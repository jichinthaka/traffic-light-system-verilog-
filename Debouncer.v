==> flow/design.v <==
`timescale 1ns / 1ps
module Debouncer(reset, clk, noisy, clean);
   parameter DELAY = 3;    
   input reset, clk, noisy;
   output clean;
   reg [18:0] count;
   reg new, clean;
   always @(posedge clk)
     if (reset)
       begin
		  count <= 0;
		  new <= noisy;
		  clean <= noisy;
       end
     else if (noisy != new)
       begin
			new <= noisy;
			count <= 0;
       end
     else if (count == DELAY)
       clean <= new;
     else
       count <= count+1;
endmodule
# == Step by step through the tools: Debouncer ==
# The steps from the RTL of Debouncer to its reports follow in flow order.
# Line numbers count from 1 in the design file above.
# Operators: Yosys type, input widths -> output width; for muxes data width and select width s.
# Cell names lack the library's common part.
# Not given: n/a
# inputs
top_module,Debouncer
clock,clk
library,sky130hd
lib_corner,tt_025C_1v80

# == Word level ==
# Counts by Yosys on the flattened word-level netlist (proc, flatten, opt, wreduce; memories kept). Register bits leave out memories and registers merged into their read ports (data or address). Print and check cells are left out.
# op_classes
addsub,1
n_eq,3
mux,5
n_reduce_logical,4
# ops
op,count
$add 19x1->19 const B,1
$eq 19x2->1 const B,1
$mux 1,5
$reduce_bool 2->1,2
$ne 2x2->1 const B,1
$reduce_and 2->1,1
$reduce_or 2->1,1
$ne 1x1->1,1
# bits
ff_bits,21
in_bits,3

# == Logic depth ==
# Depth = most cells in a row (Yosys ltp): at word level without a register or memory, in the mapped netlist without a sequential cell, where the memories' decode and read muxes count.
# depth
word_depth,4
abc_area,0
depth_mapped,5
mapped_depth_nobuf,5

# == Synthesis result ==
# The flow's flattened synthesis, as Yosys stat reports it; memories are mapped. The netlist is that of the ABC_AREA named above (0 if unset); the other value can give another one.
# synth_totals
stdcells,112
yosys_area_mm2,0.0010397
sequential_area_mm2,0.0004404
ff_cells,21
buffers,2
# by_type
cell_type,count,area_total_um2
dfxtp_1,19,380.365
xnor2_1,8,70.067
edfxtp_1,2,60.058
nor2_1,15,56.304
mux2i_1,4,40.038
nand2_1,8,30.029
nand3_1,6,30.029
xor2_1,3,26.275
nor3_1,5,25.024
nor4_1,4,25.024
inv_1,6,22.522
o31ai_1,3,22.522
nand4_4,1,21.27
nor4_4,1,21.27
a21oi_1,4,20.019
nor3_2,2,20.019
and3_1,2,12.512
ha_1,1,12.512
# Other cell types: 16; their cells: 18.

# == Worst setup path after synthesis ==
# Source: OpenSTA report_checks on the synthesized netlist (no wires, ideal clock, input and output delay 20% of the period each), path of least setup slack; recovery checks are left aside. Register names are those of the netlist, which keeps one name where synthesis merged equal registers.
# synth_timing
path_type,register to register
startpoint,register count[0]
endpoint,register clean
clock_period_ns,1.6
setup_time_ns,0.320
t_first_pin_ns,0.000
arrival_ns,1.221
slack_ns,0.059
delay_ns,1.541
driving_pins,5
synth_period_reached_ns,1.541
# "delay_ns" = arrival - input delay + setup time.
# "driving_pins": output pins that drive a net of the path, with the launching flip-flop's if there is one; two outputs of one cell count as two.
# "synth_period_reached_ns" = period - worst setup slack (recovery checks aside). The figure is calculated, with input and output delays left at 20% of the set period.
# The rows between start and end are the longest chain of elaborated cells between them; the timing report does not say that the signal goes this way. Where chains are equally long, one stands for them.
# A line is the first line of the expression or statement that the cell stems from. Yosys adds cells for indexed reads and writes and turns some case tables into memories.
# At most two assigning lines are given for a register; there are more.
# The path ends at the enable pin of a flip-flop; only ways to that pin are counted.
# synth_between
cell_sequence,dfxtp_1 -> ha_1 -> nor4b_1 -> nand3_1 -> o31ai_1
elab_chain_cells,3
# synth_lines
element,line_no,rtl
start: declaration,6,reg [18:0] count;
start: assignment,11,count <= 0;
start: assignment,23,count <= count+1;
$eq 19x2->1,20,else if (count == DELAY)
$reduce_bool 2->1,n/a,
$reduce_and 2->1,n/a,
end: assignment,13,clean <= noisy;
end: assignment,21,clean <= new;
end: declaration,5,output clean;

# == Timing after layout ==
# Path of least setup slack in the final report of entry A (OpenROAD, finished layout, wires in). Where an end is a register, its clock arrival counts in the times.
# layout_timing
path_type,input to register
startpoint,input port noisy
endpoint,register count[0]
clock_period_ns,2.76
in_delay_ns,0.55
setup_time_ns,0.08
t_first_pin_ns,0.55
arrival_ns,2.23
slack_ns,0.72
driving_pins,6
# The rows between start and end are the longest chain of elaborated cells between them; the timing report does not say that the signal goes this way. Where chains are equally long, one stands for them.
# At most two assigning lines are given for a register; there are more.
# layout_between
cell_sequence,clkdlybuf4s50_1 -> xor2_1 -> nor2_1 -> clkinv_1 -> buf_4 -> nor3_1
elab_chain_cells,2
# layout_lines
element,line_no,rtl
start: declaration,4,"input reset, clk, noisy;"
$ne 1x1->1,15,else if (noisy != new)
$reduce_or 2->1,n/a,
end: assignment,18,count <= 0;
end: assignment,23,count <= count+1;
end: declaration,6,reg [18:0] count;

# Measured data: module Debouncer, platform sky130hd, 2 stored runs of the flow under differing settings, order arbitrary. Input and output delays are each 20% of the period that was set; the output load is 0.01 pF.
# "period_less_ws_ns" means the clock period less the worst setup slack. The figure is calculated, with input and output delays left at 20% of the set period.
# "worstPathTime_ns": the worst setup path's part of the clock period (all of it between registers, 20% less for each end at a port) less its slack. A launch clock that arrives late makes it longer, a capture clock that arrives late makes it shorter.
# By "totalPower_mw" is meant OpenSTA's value without simulated activity: inputs other than the clock are taken to toggle once in ten clock periods, and the tool carries that through the logic.
# Among the settings, -- means not set for that run.
name,entry A,entry B
period_ns,2.76,1.71
CORE_UTILIZATION,28,62
PLACE_DENSITY_LB_ADDON,0.11,--
CELL_PAD_IN_SITES_GLOBAL_PLACEMENT,1,--
TNS_END_PERCENT,90,--
ABC_AREA,0,--
GPL_ROUTABILITY_DRIVEN,1,--
CTS_CLUSTER_SIZE,49,--
CTS_CLUSTER_DIAMETER,377,--
CAP_MARGIN,15,20
MIN_ROUTING_LAYER,met2,--
CORE_MARGIN,2,2
SLEW_MARGIN,20,20
holdWs_ns,0.507,0.520
fin_tns_ns,0.000,0.000
totalPower_mw,0.5598,0.8157
worstPathTime_ns,1.49,1.58
critical_path_type,input to register,register to register
finish.utilization_pct,32.8,75.2
worst_setup_slack_ns,0.718,0.126
synthArea_mm2,0.0010397,0.0010397
dieArea_mm2,0.0042166,0.0020205
period_less_ws_ns,2.042,1.584
stdcell_area_mm2,0.0011811,0.0011586
