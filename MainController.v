==> flow/design.v <==
`timescale 1ns / 1ps
module Divider(clk, reset, enable);
	input clk, reset ;
	output enable;
	reg enable;
	reg[24:0] clkCycleCount = 25'b0;
	parameter CLK_COUNT_AFTER_ONE_SECOND = 25'd2;
	parameter CLK_COUNT_ZERO = 25'b0 ;
	always @ (posedge clk)
	begin
		enable = 0;
		if(clkCycleCount==CLK_COUNT_AFTER_ONE_SECOND ||
		   reset==1)
			clkCycleCount <= CLK_COUNT_ZERO;
		else
			clkCycleCount <= clkCycleCount + 1;
		if ( clkCycleCount == CLK_COUNT_AFTER_ONE_SECOND )
			begin
				enable = 1;
				clkCycleCount <= CLK_COUNT_ZERO;
			end		
	end
endmodule
`timescale 1ns / 1ps
module FiniteStateMachine(clk ,reset , trafficSensor , pendingWalk ,reprogram , expired ,startTimer , timeParameter , resetWalk , lightSignal, state);
	 input clk ;
	input reset , trafficSensor , pendingWalk , reprogram , expired ;
	output startTimer ;
	output [1:0] timeParameter ;
	output resetWalk ;
	output [6:0] lightSignal;
	output [2:0] state;
	reg startTimer ;
	reg startTimer_trigered;
	reg [1:0] timeParameter;
	reg resetWalk ;
	reg [6:0] lightSignal;
	parameter ON = 1'b0 ;
	parameter OFF = 1'b1 ;
	parameter START_MAIN_GREEN = 0;
	parameter CONT_MAIN_GREEN_NO_TRAFFIC = 1;
	parameter CONT_MAIN_GREEN_TRAFFIC = 2;
	parameter MAIN_YELLOW = 3;
	parameter PEDESTRIAN_WALK = 4;
	parameter START_SIDE_GREEN = 5;
	parameter CONT_SIDE_GREEN_TRAFFIC = 6;
	parameter SIDE_YELLOW = 7;
	reg [2:0] state;
	parameter RED_MAIN 		= 7'b0000001;
	parameter YELLOW_MAIN 	= 7'b0000010;
	parameter GREEN_MAIN 	= 7'b0000100;
	parameter RED_SIDE 		= 7'b0001000;
	parameter YELLOW_SIDE 	= 7'b0010000;
	parameter GREEN_SIDE 	= 7'b0100000;
	parameter WALK 			= 7'b1000000;
	parameter BASE_SELECT = 2'b00 ;
	parameter EXT_SELECT = 2'b01 ;
	parameter YEL_SELECT = 2'b10 ;
	always @ ( posedge clk )
	begin
		startTimer <= 0;
		resetWalk <= 0;
		if(startTimer_trigered)
			begin
				startTimer <= 1;
				startTimer_trigered <= 0;
			end
		if ( reset || reprogram )
			begin
			startTimer_trigered <= 1;
			timeParameter <= BASE_SELECT ;
			state <= START_MAIN_GREEN ;
			end
		else if (~ expired )
			begin
			case ( state )
				START_MAIN_GREEN, CONT_MAIN_GREEN_NO_TRAFFIC, CONT_MAIN_GREEN_TRAFFIC :
					lightSignal <= GREEN_MAIN | RED_SIDE;
				MAIN_YELLOW :
					lightSignal <= YELLOW_MAIN | RED_SIDE;
				PEDESTRIAN_WALK :
					lightSignal <= RED_MAIN | RED_SIDE | WALK;
				START_SIDE_GREEN, CONT_SIDE_GREEN_TRAFFIC :
					lightSignal <= RED_MAIN | GREEN_SIDE;
				SIDE_YELLOW :
					lightSignal <= RED_MAIN | YELLOW_SIDE;
				default :
					lightSignal <= 7'b0000000;
			endcase
		end
		else if (expired)
			begin
			startTimer_trigered <= 1;
			case ( state )
				START_MAIN_GREEN :
					begin
						if ( trafficSensor )
							begin
								timeParameter <= EXT_SELECT ;
								state <= CONT_MAIN_GREEN_TRAFFIC ;
							end
						else
							begin
								timeParameter <= BASE_SELECT ;
								state <= CONT_MAIN_GREEN_NO_TRAFFIC ;
							end
					end
				CONT_MAIN_GREEN_NO_TRAFFIC,CONT_MAIN_GREEN_TRAFFIC :
					begin
						timeParameter <= YEL_SELECT ;
						state <= MAIN_YELLOW ;
					end
				MAIN_YELLOW :
					begin
						if ( pendingWalk )
							begin
								timeParameter <= EXT_SELECT ;
								state <= PEDESTRIAN_WALK ;
							end
						else
							begin
								timeParameter <= BASE_SELECT ;
								state <= START_SIDE_GREEN ;
							end
					end
				PEDESTRIAN_WALK :
					begin
						timeParameter <= BASE_SELECT ;
						state <= START_SIDE_GREEN ;
						resetWalk <= 1;
					end
				START_SIDE_GREEN :
					begin
						if ( trafficSensor )
							begin
								timeParameter <= EXT_SELECT ;
								state <= CONT_SIDE_GREEN_TRAFFIC ;
							end
						else
							begin
								timeParameter <= YEL_SELECT ;
								state <= SIDE_YELLOW ;
							end
					end
				CONT_SIDE_GREEN_TRAFFIC :
					begin
						timeParameter <= YEL_SELECT ;
						state <= SIDE_YELLOW ;
					end
				SIDE_YELLOW :
					begin
						timeParameter <= BASE_SELECT ;
						state <= START_MAIN_GREEN ;
					end
				default :
					begin
						state <= 8 ;  
					end
			endcase
		end
	end
endmodule
`timescale 1ns / 1ps
module LEDs(signal , r_m , y_m , g_m, r_s , y_s , g_s, walk);
	input [6:0] signal;
	output r_m , y_m , g_m, r_s , y_s , g_s, walk;
	parameter RED_MAIN 		= 7'b0000001;
	parameter YELLOW_MAIN 	= 7'b0000010;
	parameter GREEN_MAIN 	= 7'b0000100;
	parameter RED_SIDE 		= 7'b0001000;
	parameter YELLOW_SIDE 	= 7'b0010000;
	parameter GREEN_SIDE 	= 7'b0100000;
	parameter WALK 			= 7'b1000000;
	parameter ON = 1;
	parameter OFF = 0;
	reg r_m = OFF;
	reg y_m = OFF;
	reg g_m = OFF;
	reg r_s = OFF;
	reg y_s = OFF;
	reg g_s = OFF;
	reg walk = OFF;
	always @ ( signal )
	begin
		if (signal & RED_MAIN)
			begin
				r_m <= ON;
			end
		else
			begin
				r_m <= OFF;
			end
		if (signal & YELLOW_MAIN)
			begin
				y_m <= ON;
			end
		else
			begin
				y_m <= OFF;
			end
		if (signal & GREEN_MAIN)
			begin
				g_m <= ON;
			end
		else
			begin
				g_m <= OFF;
			end
		if (signal & RED_SIDE)
			begin
				r_s <= ON;
			end
		else
			begin
				r_s <= OFF;
			end
		if (signal & YELLOW_SIDE)
			begin
				y_s <= ON;
			end
		else
			begin
				y_s <= OFF;
			end
		if (signal & GREEN_SIDE)
			begin
				g_s <= ON;
			end
		else
			begin
				g_s <= OFF;
			end
		if (signal & WALK)
			begin
				walk <= ON;
			end
		else
			begin
				walk <= OFF;
			end			
	end
endmodule
`timescale 1ns / 1ps
module MainController(clk,
						 reset,
						 trafficSensor, walkRequest,
						 reprogram, timeSelector, timeValue,
						 redMain, yellowMain, greenMain,
						 redSide, yellowSide, greenSide,
						 walkLight 
);
	input clk;
	input reset;
	input trafficSensor, walkRequest;
	input reprogram;
	input[1:0] timeSelector;
	input[3:0] timeValue;
	output redMain, yellowMain, greenMain;
	output redSide, yellowSide, greenSide;
	output walkLight;
	wire resetSync, trafficSensorSync, walkRequestSync, reprogramSync;
	wire WR_Reset, WR;
	wire startTimer, expired, dividerEnable;
	wire[3:0] out_Value_TimeParm;
	wire[1:0] interval;
	wire[6:0] lightSignal;
	Synchronizer syncReset(.clk(clk),
								   .in(reset),
								   .out(resetSync));
	Synchronizer syncTrafficSensor(.clk(clk),
								   .in(trafficSensor),
								   .out(trafficSensorSync));
	Synchronizer syncWalkRequest(.clk(clk),
								   .in(walkRequest),
								   .out(walkRequestSync));
	Synchronizer syncReprogram(.clk(clk),
								   .in(reprogram),
								   .out(reprogramSync));
	WalkRegister walkRegister(.clk(clk),
					.reset(resetSync),
					.WR_Sync(walkRequestSync),
					.WR_Reset(WR_Reset),
					.WR(WR));
	FiniteStateMachine fsm(.clk(clk),
									.reset(resetSync),
									.trafficSensor(trafficSensorSync),
									.pendingWalk(WR),
									.reprogram(reprogramSync),
									.expired(expired),
									.startTimer(startTimer),
									.timeParameter(interval),
									.resetWalk(WR_Reset),
									.lightSignal(lightSignal),
									.state(state));
	LEDs lights(.signal(lightSignal),
					.r_m(redMain),
					.y_m(yellowMain),
					.g_m(greenMain),
					.r_s(redSide),
					.y_s(yellowSide),
					.g_s(greenSide),
					.walk(walkLight));
	TimeParameters timeParameter(.clk(clk),
						.reset(resetSync),
						.selector(timeSelector),
						.in_Value(timeValue),
						.sync_Reprogram(reprogramSync),
						.interval(interval),
						.out_Value(out_Value_TimeParm));
	Divider divider(.clk(clk),
						.reset(resetSync),
						.enable(dividerEnable));
	Timer timer(.clk(clk),
				.reset(resetSync),
				.parm_Value(out_Value_TimeParm),
				.enable(dividerEnable),
				.startTimer(startTimer),
				.expired(expired));
endmodule
`timescale 1ns / 1ps
module Synchronizer(clk,in,out);
  parameter NSYNC = 2;   
  input clk;
  input in;
  output out;
  reg [NSYNC-2:0] sync;
  reg out;
  always @ (posedge clk)
  begin
    {out,sync} <= {sync[NSYNC-2:0],in};
  end
endmodule
`timescale 1ns / 1ps
module TimeParameters(clk, reset, selector, in_Value, sync_Reprogram,
						    interval, out_Value);
	input clk, sync_Reprogram, reset;
	input[1:0] selector;
	input[1:0] interval;
	input[3:0] in_Value;
	output[3:0] out_Value;
	reg[3:0] out_Value;
	parameter BASE_PARAMETER 	= 2'b00;
	parameter EXT_PARAMETER 	= 2'b01;
	parameter YEL_PARAMETER 	= 2'b10;
	parameter DEFAULT_BASE 	= 4'b0110;
	parameter DEFAULT_EXT 	= 4'b0011;
	parameter DEFAULT_YEL 	= 4'b0010;
	reg[3:0] BASE_VALUE = 4'b0110;
	reg[3:0] EXT_VALUE = 4'b0011;
	reg[3:0] YEL_VALUE = 4'b0010;
	always @ (posedge clk)
	begin
		if(reset)
			begin
				BASE_VALUE <= DEFAULT_BASE;
				EXT_VALUE <= DEFAULT_EXT;
				YEL_VALUE <= DEFAULT_YEL;
			end
		else if(sync_Reprogram)
			begin
				case(selector)
					BASE_PARAMETER: BASE_VALUE <= (in_Value !== 4'b0000) ? in_Value : DEFAULT_BASE;
					EXT_PARAMETER: EXT_VALUE <= (in_Value !== 4'b0000) ? in_Value : DEFAULT_EXT;
					YEL_PARAMETER: YEL_VALUE <= (in_Value !== 4'b0000) ? in_Value : DEFAULT_YEL;
					default:
						begin
							BASE_VALUE <= DEFAULT_BASE;
							EXT_VALUE <= DEFAULT_EXT;
							YEL_VALUE <= DEFAULT_YEL;
						end
				endcase
			end	
		case(interval)
			BASE_PARAMETER: out_Value <= BASE_VALUE;
			EXT_PARAMETER: out_Value <= EXT_VALUE;
			YEL_PARAMETER: out_Value <= YEL_VALUE;
		endcase	
	end
endmodule
`timescale 1ns / 1ps
module Timer(clk, reset, parm_Value, enable, startTimer, expired);
	input clk, reset, startTimer, enable;
	input[3:0] parm_Value;
	output expired;
	reg expired;
	reg[3:0] time_parm;
	always @ (posedge clk)
	begin
		expired <= 0;
		if(reset)
			begin
				expired <= 0;
			end
		else if(startTimer)
			begin
				expired <= 0;
				if(parm_Value == 4'b0000)
					begin
						expired <= 1;
					end
				else
					begin
					time_parm <= parm_Value;
					end
			end
		else if (enable)
			begin
				expired <= (time_parm==4'b0010);
				time_parm <= time_parm - 1;
			end
	end
endmodule
`timescale 1ns / 1ps
module WalkRegister(clk, reset, WR_Sync, WR_Reset, WR);
	input clk, reset, WR_Reset, WR_Sync;
	output WR;
	reg WR;
	always @ ( posedge clk )
	begin
		WR <= (WR_Reset || reset) ? 0 :
			WR ? WR : WR_Sync;
	end
endmodule
Tool chain data of MainController
Tool output for the design above, in the order of the flow. Lines are those of the file above, counted from 1. Operators carry their Yosys type and port widths (W data, S select, Z words). Cell names lack the library's common part. The mark -- stands for no value.

Top module: MainController. Clock: clk. Library: sky130hd. Corner: tt_025C_1v80.

Word level
Yosys after proc, flatten, opt, wreduce and memory -nomap, before mapping. Memory bits, and registers merged into a memory's read port (data or address), are not among the register bits. Print and check cells are not counted. Equal cells are merged and count once. Yosys's memory passes give these memory sizes; they may raise the number of words (mostly to a power of two), join words into wider ones and drop unused or constant bits.

The entry for flip-flop bits (word level) reads 64. Under latch bits stands 0. Bits in writable memories: 0. The figure for memory bits (read-only) is 56. Under clocked read ports x word width stands 7. Under memories stands 1. For input port bits the number is 11.

Memories: (name not given) (words 8, width 7, read ports 1, wr ports 0, RTL line 76) `case ( state )`.

For add/sub/neg operators the number is 2. The entry for multiply operators reads 0. Under divide/modulo/power cells stands 0. The entry for order comparisons reads 0. The entry for equality and inequality tests reads 15. The figure for shifts and indexed selects is 0. The entry for mux-type cells reads 33. Under bitwise operators stands 6. Under reductions and logical operators stands 22.

Operators with widths (number): $add A25 B1 Y25 const B (1); $eq A25 B2 Y1 const B (1); $pmux W4 S2 (3); $mux W4 (6); $pmux W3 S7 (1); $mux W1 (19); $reduce_or A2 Y1 (7); $eq A3 B3 Y1 const B (4); $pmux W4 S3 (1); $pmux W2 S5 (1); $reduce_and A2 Y1 (4); $not A1 Y1 (6); $eq A3 B2 Y1 const B (2); $eq A2 B1 Y1 const B (2); $eq A2 B2 Y1 const B (2); $logic_not A2 Y1 (2); $sub A4 B1 Y4 const B (1); $nex A4 B1 Y1 const B (1); $eq A4 B2 Y1 const B (1); $logic_not A4 Y1 (1); $mux W2 (2); $logic_or A1 B1 Y1 (3); $eq A3 B1 Y1 const B (1); $logic_not A3 Y1 (1); $reduce_and A3 Y1 (1); $reduce_bool A3 Y1 (1); $reduce_or A3 Y1 (1); $ne A2 B2 Y1 const B (1); $reduce_bool A2 Y1 (1).

Longest topological paths
Longest topological path by Yosys (ltp), each cell counted once; first at word level (registers and memories cut), then after technology mapping (sequential cells cut; the memories' decode and read muxes count).

Depth after elaboration: 4. ABC_AREA: 0. Under gate-level depth with buffers stands 7. Under depth with buffers taken out stands 6.

Mapped cells and area
Source: synth_stat.txt of the flow (Yosys; design flattened, memories mapped). It holds for the ABC_AREA given above (unset counts as 0); a run with the other value may have another netlist.

Cells by type: dfxtp_1 (number 57, total area 1.14E+03 µm²); edfxtp_1 (number 15, total area 450.432 µm²); ha_1 (number 11, total area 137.632 µm²); nand2_1 (number 35, total area 131.376 µm²); nor2_1 (number 34, total area 127.622 µm²); xnor2_1 (number 12, total area 105.101 µm²); nor4_1 (number 14, total area 87.584 µm²); a21oi_1 (number 17, total area 85.082 µm²); nand3_1 (number 13, total area 65.062 µm²); o21ai_0 (number 12, total area 60.058 µm²); nor3_1 (number 10, total area 50.048 µm²); inv_1 (number 13, total area 48.797 µm²); a22oi_1 (number 5, total area 37.536 µm²); a31o_2 (number 4, total area 35.034 µm²); xor2_1 (number 4, total area 35.034 µm²); clkbuf_1 (number 9, total area 33.782 µm²); nand2b_1 (number 5, total area 31.28 µm²); mux2i_1 (number 3, total area 30.029 µm²).

Not listed: further types 25, cells in them 46.

The entry for cells in the netlist reads 319. Synthesis area: 3052.9 µm². For sequential part of the area the number is 1591.5 µm². Mapped flip-flops: 72.

By module: a second synthesis without flattening, with its own total; a netlist apart from the flattened one above.

Cell total of the unflattened synthesis: 322. The figure for area (unflattened synthesis) is 3220.6 µm².

Each row is one instance without its submodules.

By module: Divider (instances 1, cells 139, area 1262.5 µm²); TimeParameters (instances 1, cells 82, area 764.5 µm²); FiniteStateMachine (instances 1, cells 56, area 641.9 µm²); Timer (instances 1, cells 27, area 305.3 µm²); Synchronizer (instances 4, cells 2, area 40.0 µm²); LEDs (instances 1, cells 7, area 52.6 µm²); WalkRegister (instances 1, cells 3, area 33.8 µm²); MainController (instances 1, cells 0, area 0.0 µm²).

Worst setup path after synthesis
OpenSTA on the mapped netlist: ideal clock, no wires. The path of least setup slack (recovery checks aside). Input and output delay are each 20% of the period. Register names are those of the netlist, which keeps one name where synthesis merged equal registers.

Path kind: reg-to-reg. Start: register divider.clkCycleCount[2]. End: register divider.clkCycleCount[21]. The figure for clock period is 1980 ps. The figure for library setup time is 70 ps. Under launch time at the first pin stands 0 ps. Under arrival stands 1744 ps. The entry for data required time reads 1910 ps. Under slack stands 165 ps. Path delay: 1814 ps. Stages on the path: 6. The entry for path buffers reads 1. The figure for synthesis period reached is 1815 ps.

"path delay" is the arrival time less input delay plus setup time. "stages on the path" counts driving pins, that of a launching flip-flop among them; a cell with two outputs on the path counts twice. "synthesis period reached" = period - worst setup slack (recovery checks aside). The figure is calculated, with input and output delays left at 20% of the set period. Between the ends stands the longest chain of elaborated cells between them, by number of cells; it is not shown to be the way that was timed. Of several equally long chains one is given. A line is the first line of the expression or statement that the cell stems from. Yosys adds cells for indexed reads and writes and turns some case tables into memories. At most two assigning lines are given for a register; there are more.

Cells stage by stage: dfxtp_1 -> buf_4 -> nand3_2 -> or4_4 -> or4b_1 -> a21oi_1. The figure for cells in the longest elaborated chain is 3. The entry for elaborated cells on any way between the ends reads 4.

RTL lines, path after synthesis: start, declared (RTL line 6) `reg[24:0] clkCycleCount = 25'b0;`; start, assigned (RTL line 14) `clkCycleCount <= CLK_COUNT_ZERO;`; start, assigned (RTL line 16) `clkCycleCount <= clkCycleCount + 1;`; $eq A25 B2 Y1 (RTL line 12) `if(clkCycleCount==CLK_COUNT_AFTER_ONE_SECOND ||`; $logic_or A1 B1 Y1 (RTL line 12); $reduce_or A2 Y1; end, assigned (RTL line 14); end, assigned (RTL line 16); end, declared (RTL line 6).

Worst path after layout
Path of least setup slack in the final report of run 2 (OpenROAD, finished layout, wires in). Where an end is a register, its clock arrival counts in the times. The path's times are printed in steps of 10 ps; the period is the one set.

Path kind: reg-to-reg. Start: register divider.clkCycleCount[6]. End: register divider.clkCycleCount[21]. The figure for clock period is 1880 ps. The figure for library setup time is 60 ps. Under launch time at the first pin stands 340 ps. Under arrival stands 2080 ps. The entry for data required time reads 2160 ps. Under slack stands 80 ps. Stages on the path: 5. The entry for path buffers reads 0.

Between the ends stands the longest chain of elaborated cells between them, by number of cells; it is not shown to be the way that was timed. Of several equally long chains one is given. At most two assigning lines are given for a register; there are more.

Cells stage by stage: dfxtp_2 -> nand4_2 -> or4_4 -> or4b_1 -> a21oi_1. The figure for cells in the longest elaborated chain is 3. The entry for elaborated cells on any way between the ends reads 4.

RTL lines, path post-layout: start, declared (RTL line 6) `reg[24:0] clkCycleCount = 25'b0;`; start, assigned (RTL line 14) `clkCycleCount <= CLK_COUNT_ZERO;`; start, assigned (RTL line 16) `clkCycleCount <= clkCycleCount + 1;`; $eq A25 B2 Y1 (RTL line 12) `if(clkCycleCount==CLK_COUNT_AFTER_ONE_SECOND ||`; $logic_or A1 B1 Y1 (RTL line 12); $reduce_or A2 Y1; end, assigned (RTL line 14); end, assigned (RTL line 16); end, declared (RTL line 6).

Settings and measured results of 2 stored flow runs for module MainController (sky130hd), not sorted in any way. The constraints put input and output delay at 20% of the set period each and load the outputs with 0.01 pF. By "worst setup path time" is meant the share of the clock period that the worst setup path is allowed (20% is reserved at inputs, 20% at outputs), minus its slack. Clock arrival times at its registers enter into it. By "total design power" is meant OpenSTA's value without simulated activity: inputs other than the clock are taken to toggle once in ten clock periods, and the tool carries that through the logic. "worst setup path time" is given in steps of 10 ps.

Run 1 has these settings: period_ns 2.03; CORE_UTILIZATION 68; SETUP_SLACK_MARGIN 0.22; CORE_ASPECT_RATIO 1.11; CORE_MARGIN 4; CELL_PAD_IN_SITES_DETAIL_PLACEMENT 2; CAP_MARGIN 5; SLEW_MARGIN 20. Outcome: not finished: placement ended with error DPL-0033.

Run 2 has these settings: period_ns 1.88; CORE_UTILIZATION 59; CAP_MARGIN 20; CORE_MARGIN 2; SLEW_MARGIN 20. The lowest setup slack stands at 78 ps. The total design power is 3.040 mW. The utilization of the finished layout is 0.738. The overall die area comes to 5766.1 µm². The cell area after synthesis is 3052.9 µm². For the worst hold slack in the final report the run shows 328 ps. The setup total negative slack comes to 0 ps. For the worst setup path time the run shows 1800 ps. Critical path kind: reg-to-reg.
